==> flow/design.v <==
`timescale 1ns / 1ps
module segment(bcd,a,b,c,d,e,f,g);
input [3:0] bcd;
output reg a,b,c,d,e,f,g;
always @ (bcd) begin
case (bcd)
	4'b0000 : {a,b,c,d,e,f,g} = 7'b1111110;
	4'b0001 : {a,b,c,d,e,f,g} = 7'b0110000;
	4'b0010 : {a,b,c,d,e,f,g} = 7'b1101101;
	4'b0011 : {a,b,c,d,e,f,g} = 7'b1111001;
	4'b0100 : {a,b,c,d,e,f,g} = 7'b0110011;
	4'b0101 : {a,b,c,d,e,f,g} = 7'b1011011;
	4'b0110 : {a,b,c,d,e,f,g} = 7'b1011111;
	4'b0111 : {a,b,c,d,e,f,g} = 7'b1110000;
	4'b1000 : {a,b,c,d,e,f,g} = 7'b1111111;
	4'b1001 : {a,b,c,d,e,f,g} = 7'b1111011;
	default : {a,b,c,d,e,f,g} = 7'b0000000;
endcase
end
endmodule
`timescale 1ns / 1ps
module piano(clk,reset,a,b,c,d,e,f,g,ha,piezo
    );
input clk,reset,a,b,c,d,e,f,g,ha;
output reg piezo;
integer sound;
parameter sa=1911, sb=1702, sc=1516, sd=1431, se=1275, sf=1136, sg=1012, sha=955;
always @(negedge reset or posedge clk) begin
if(!reset) begin
	piezo = 1'b0;
	sound = 0;
end
else if (a) begin
	if(sound>=sa) begin
		sound=0;
		piezo=~piezo;
		end
	else sound=sound+1;
end
else if (b) begin
	if(sound>=sb) begin
		sound=0;
		piezo=~piezo;
		end
	else sound=sound+1;
end
else if (c) begin
	if(sound>=sc) begin
		sound=0;
		piezo=~piezo;
		end
	else sound=sound+1;
end
else if (d) begin
	if(sound>=sd) begin
		sound=0;
		piezo=~piezo;
		end
	else sound=sound+1;
end
else if (e) begin
	if(sound>=se) begin
		sound=0;
		piezo=~piezo;
		end
	else sound=sound+1;
end
else if (f) begin
	if(sound>=sf) begin
		sound=0;
		piezo=~piezo;
		end
	else sound=sound+1;
end
else if (g) begin
	if(sound>=sg) begin
		sound=0;
		piezo=~piezo;
		end
	else sound=sound+1;
end
else if (ha) begin
	if(sound>=sha) begin
		sound=0;
		piezo=~piezo;
		end
	else sound=sound+1;
end
else begin
	sound=0;
	piezo=0;
end
end
endmodule
`timescale 1ns / 1ps
module piano_segment(clk,reset,piezo,a,b,c,d,e,f,g,ha,sa,sb,sc,sd,se,sf,sg
    );
input clk,reset;
input a,b,c,d,e,f,g,ha;
output piezo;
output sa,sb,sc,sd,se,sf,sg;
wire [3:0] bcd;
assign bcd[3]=ha;
assign bcd[2]=d^e^f^g;
assign bcd[1]=b^c^f^g;
assign bcd[0]=a^c^d^e^g;
piano n1 (clk,reset,a,b,c,d,e,f,g,ha,piezo);
segment n2 (bcd,sa,sb,sc,sd,se,sf,sg);
endmodule
=== Step by step through the tools: piano_segment ===
What the tools print for piano_segment, step after step.
Line numbers count from 1 in the design file above.
Not given: -

* Design top: piano_segment
* Clock: clk
* Library: sky130hd
* Library corner: tt_025C_1v80

=== Word-level counts ===
Counts by Yosys on the flattened word-level netlist (proc, flatten, opt, wreduce; memories kept). Register bits leave out memories and registers merged into their read ports (data or address). Print and check cells are left out. Cells with the same type and inputs are merged into one.
Yosys's memory passes give these memory sizes; they may raise the number of words (mostly to a power of two), join words into wider ones and drop unused or constant bits.

* Memories kept: 1
* Memory bits (writable): 0
* Bits in read-only memories: 112
* Register bits after elaboration: 33
* Input bits: 10
* Output and inout bits: 8
* Latch bits: 0
* Clocked read ports x word width: 0

{| class="wikitable"
|+ Memories
! name !! words !! bits a word !! read ports !! wr ports !! RTL line !! source
|-
| (no name shown) || 16 || 7 || 1 || 0 || 6 || <nowiki>case (bcd)</nowiki>
|}

* Multipliers: 0
* Add/sub/neg operators: 1
* Shifts and indexed selects: 0
* Muxes and demuxes: 32
* Bitwise gates (word level): 11
* Equal/unequal tests: 8
* Order comparisons: 8
* Div/mod/pow operators: 0
* Reduce/logical cells: 1

{| class="wikitable"
|+ Operators by type and width
! cell !! count
|-
| 32-bit 2-to-1 mux || 16
|-
| 32-bit by 12-bit greater-or-equal comparator with 1-bit output with constant B || 6
|-
| 32-bit by 11-bit greater-or-equal comparator with 1-bit output with constant B || 2
|-
| 32-bit by 2-bit adder with 32-bit output with constant B || 1
|-
| 1-bit 2-to-1 mux || 16
|-
| 1-bit XOR || 10
|-
| 9-bit by 8-bit != test with 1-bit output with constant B || 1
|-
| 8-bit by 7-bit != test with 1-bit output with constant B || 1
|-
| 8-bit AND reduction || 1
|-
| 7-bit by 6-bit != test with 1-bit output with constant B || 1
|-
| 6-bit by 5-bit != test with 1-bit output with constant B || 1
|-
| 5-bit by 4-bit != test with 1-bit output with constant B || 1
|-
| 4-bit by 3-bit != test with 1-bit output with constant B || 1
|-
| 3-bit by 2-bit != test with 1-bit output with constant B || 1
|-
| 2-bit by 1-bit != test with 1-bit output with constant B || 1
|-
| 1-bit NOT || 1
|}

=== Longest topological paths ===
Longest topological path by Yosys (ltp), each cell counted once; first at word level (registers and memories cut), then after technology mapping (sequential cells cut; the memories' decode and read muxes count).

* Word-level depth: 10
* ABC_AREA: 0
* Mapped depth: 10
* Gate-level depth less buffers: 8

=== Synthesis result ===
The flow's flattened synthesis, as Yosys stat reports it; memories are mapped. The netlist is that of the ABC_AREA named above (0 if unset); the other value can give another one.

{| class="wikitable"
|+ Cells by type
! cell type !! count !! area in all (um2)
|-
| sky130_fd_sc_hd__dfrtp_1 || 33 || 825.792
|-
| sky130_fd_sc_hd__xor2_1 || 22 || 192.685
|-
| sky130_fd_sc_hd__nor2_1 || 44 || 165.158
|-
| sky130_fd_sc_hd__xnor2_1 || 16 || 140.134
|-
| sky130_fd_sc_hd__ha_1 || 8 || 100.096
|-
| sky130_fd_sc_hd__nand3_1 || 14 || 70.067
|-
| sky130_fd_sc_hd__nand2_1 || 17 || 63.811
|-
| sky130_fd_sc_hd__nor4_1 || 10 || 62.56
|-
| sky130_fd_sc_hd__buf_6 || 5 || 56.304
|-
| sky130_fd_sc_hd__nand4_1 || 9 || 56.304
|-
| sky130_fd_sc_hd__a21oi_1 || 9 || 45.043
|-
| sky130_fd_sc_hd__o21ai_0 || 8 || 40.038
|-
| sky130_fd_sc_hd__inv_1 || 9 || 33.782
|-
| sky130_fd_sc_hd__and2_1 || 5 || 31.28
|-
| sky130_fd_sc_hd__clkbuf_1 || 8 || 30.029
|-
| sky130_fd_sc_hd__nor3_1 || 6 || 30.029
|-
| sky130_fd_sc_hd__and3_1 || 4 || 25.024
|-
| sky130_fd_sc_hd__a21o_1 || 3 || 22.522
|}

Not listed: further types 23, cells in them 34.

* Flip-flop cells: 33
* Chip area (Yosys): 2,267.2 um2
* Cells in the netlist: 264

By module: a second synthesis without flattening, with its own total; a netlist apart from the flattened one above.

* Cell total of the unflattened synthesis: 294
* Area (unflattened synthesis): 2,479.9 um2

Each row is one instance without its submodules.

{| class="wikitable"
|+ By module
! module !! area (um2) !! sequential area (um2) !! cells !! instances
|-
| piano || 2,185.8 || 825.8 || 259 || 1
|-
| segment || 219.0 || 0.0 || 28 || 1
|-
| piano_segment || 75.1 || 0.0 || 7 || 1
|}

=== Timing after synthesis ===
Source: OpenSTA report_checks on the synthesized netlist (no wires, ideal clock, input and output delay 20% of the period each), path of least setup slack; recovery checks are left aside. Register names are those of the netlist, which keeps one name where synthesis merged equal registers.

* Kind: flip-flop to flip-flop
* From: register n1.sound[15]
* To: register n1.piezo
* Slack: -137 ps
* Period: 2,370 ps
* Path delay: 2,507 ps
* Required time: 2,245 ps
* Arrival: 2,382 ps
* Time at the first pin: 0 ps
* Stages on the path: 9
* Synthesis period reached: 2,507 ps

"path delay" is the arrival time less input delay plus setup time.
"stages on the path": output pins that drive a net of the path, with the launching flip-flop's if there is one; two outputs of one cell count as two.
"synthesis period reached" is the clock period less the worst setup slack; recovery checks do not enter. This is arithmetic on one report: input and output delays are still those of the set period (20% each).
The rows between start and end are the longest chain of elaborated cells between them; the timing report does not say that the signal goes this way. Where chains are equally long, one stands for them.
Each line given opens the expression or statement behind the cell; cells for indexed reads and writes are added by Yosys, which also makes memories of some case tables.
A register here has more assigning lines than the two given.

* Cell sequence: sky130_fd_sc_hd__dfrtp_1 -> sky130_fd_sc_hd__buf_6 -> sky130_fd_sc_hd__or4_4 -> sky130_fd_sc_hd__or3_4 -> sky130_fd_sc_hd__o41ai_1 -> sky130_fd_sc_hd__a22oi_1 -> sky130_fd_sc_hd__and4_1 -> sky130_fd_sc_hd__buf_6 -> sky130_fd_sc_hd__mux2_4
* Length of the longest elaborated chain: 10
* Elaborated cells on any way between the ends: 33
* Those cells by class: 8 x compare; 8 x eq/ne; 16 x mux; 1 x reduce/logical

{| class="wikitable"
|+ Ends and longest elaborated chain, after synthesis
! what !! RTL line !! source
|-
| start: declaration || 26 || <nowiki>integer sound;</nowiki>
|-
| start: assignment || 38 || <nowiki>else sound=sound+1;</nowiki>
|-
| start: assignment || 45 || <nowiki>else sound=sound+1;</nowiki>
|-
| 32-bit by 11-bit greater-or-equal comparator with 1-bit output || 83 || <nowiki>if(sound>=sha) begin</nowiki>
|-
| 1-bit 2-to-1 mux || 83 ||
|-
| 1-bit 2-to-1 mux || 82 || <nowiki>else if (ha) begin</nowiki>
|-
| 1-bit 2-to-1 mux || 75 || <nowiki>else if (g) begin</nowiki>
|-
| 1-bit 2-to-1 mux || 68 || <nowiki>else if (f) begin</nowiki>
|-
| 1-bit 2-to-1 mux || 61 || <nowiki>else if (e) begin</nowiki>
|-
| 1-bit 2-to-1 mux || 54 || <nowiki>else if (d) begin</nowiki>
|-
| 1-bit 2-to-1 mux || 47 || <nowiki>else if (c) begin</nowiki>
|-
| 1-bit 2-to-1 mux || 40 || <nowiki>else if (b) begin</nowiki>
|-
| 1-bit 2-to-1 mux || 33 || <nowiki>else if (a) begin</nowiki>
|-
| end: assignment || 36 || <nowiki>piezo=~piezo;</nowiki>
|-
| end: assignment || 43 || <nowiki>piezo=~piezo;</nowiki>
|-
| end: declaration || 25 || <nowiki>output reg piezo;</nowiki>
|}

=== Timing after layout ===
From the final timing report of run 1: the path of least setup slack in the routed layout; clock arrival at registers is part of the times.
The report prints the path's times to 10 ps; the period is as set.

* Kind: input port to output port
* From: input g
* To: output sd
* Stages on the path: 10
* Arrival: 2,160 ps
* Time at the first pin: 550 ps
* Output delay: 550 ps
* Slack: 40 ps
* Period: 2,750 ps
* Required time: 2,200 ps
* Input delay: 550 ps

The rows between start and end are the longest chain of elaborated cells between them; the timing report does not say that the signal goes this way. Where chains are equally long, one stands for them.
A memory read counts as a cell of the chain, while the word-level depth stops at memories.

* Cell sequence: sky130_fd_sc_hd__buf_2 -> sky130_fd_sc_hd__buf_4 -> sky130_fd_sc_hd__xnor2_2 -> sky130_fd_sc_hd__xor2_1 -> sky130_fd_sc_hd__buf_4 -> sky130_fd_sc_hd__ha_1 -> sky130_fd_sc_hd__nor2b_4 -> sky130_fd_sc_hd__a21oi_2 -> sky130_fd_sc_hd__o21ai_1 -> sky130_fd_sc_hd__buf_2
* Length of the longest elaborated chain: 2
* Elaborated cells on any way between the ends: 4
* Those cells by class: 3 x logic; 1 x memory

{| class="wikitable"
|+ Ends and longest elaborated chain, post-layout
! what !! RTL line !! source
|-
| start: declaration || 99 || <nowiki>input a,b,c,d,e,f,g,ha;</nowiki>
|-
| 1-bit XOR || 106 || <nowiki>assign bcd[0]=a^c^d^e^g;</nowiki>
|-
| memory read 16 x 7 bit || 6 || <nowiki>case (bcd)</nowiki>
|-
| end: declaration || 101 || <nowiki>output sa,sb,sc,sd,se,sf,sg;</nowiki>
|}

--- measured runs ---
Stored flow runs of piano_segment (2 of them; Yosys, OpenROAD, sky130hd). They differ in their settings and are not a sequence. Constraints: input delay and output delay 20% of the set period each, output load 0.01 pF.
"period reached" = clock period - worst setup slack. The figure is calculated, with input and output delays left at 20% of the set period.
By "time used up by the worst setup path" is meant the share of the clock period that the worst setup path is allowed (20% is reserved at inputs, 20% at outputs), minus its slack. Clock arrival times at its registers enter into it.
"total power of the final layout": no workload was simulated; the value follows from the tool's default switching activity.
"time used up by the worst setup path" is given in steps of 10 ps.

=== Run 1 ===
{| class="wikitable"
! Setting !! Value
|-
| period_ns || 2.75
|-
| CORE_UTILIZATION || 61
|-
| CAP_MARGIN || 20
|-
| CORE_MARGIN || 2
|-
| SLEW_MARGIN || 20
|-
! Result !! Value
|-
| Mapped cell area after synthesis || 2,267.2 um2
|-
| Post-route worst hold slack || 525 ps
|-
| Time used up by the worst setup path || 1,610 ps
|-
| Kind of the worst setup path || input port to output port
|-
| Standard-cell area of the final layout || 2,755.1 um2
|-
| Final design utilization || 76.4 %
|-
| Setup slack of the worst path || 42 ps
|-
| Period reached || 2,708 ps
|-
| Total power of the final layout || 1.327 mW
|-
| Die size || 4,220.4 um2
|}

=== Run 2 ===
{| class="wikitable"
! Setting !! Value
|-
| period_ns || 1.59
|-
| CORE_UTILIZATION || 51
|-
| SETUP_SLACK_MARGIN || -0.05
|-
| PLACE_DENSITY || 0.81
|-
| CORE_ASPECT_RATIO || 0.59
|-
| CORE_MARGIN || 10
|-
| CELL_PAD_IN_SITES_GLOBAL_PLACEMENT || 3
|-
| CELL_PAD_IN_SITES_DETAIL_PLACEMENT || 1
|-
| GPL_ROUTABILITY_DRIVEN || 0
|-
| MIN_ROUTING_LAYER || met2
|-
| CAP_MARGIN || 20
|-
| SLEW_MARGIN || 20
|}
Stopped before the end: placement reported GPL-0301.
--- end ---
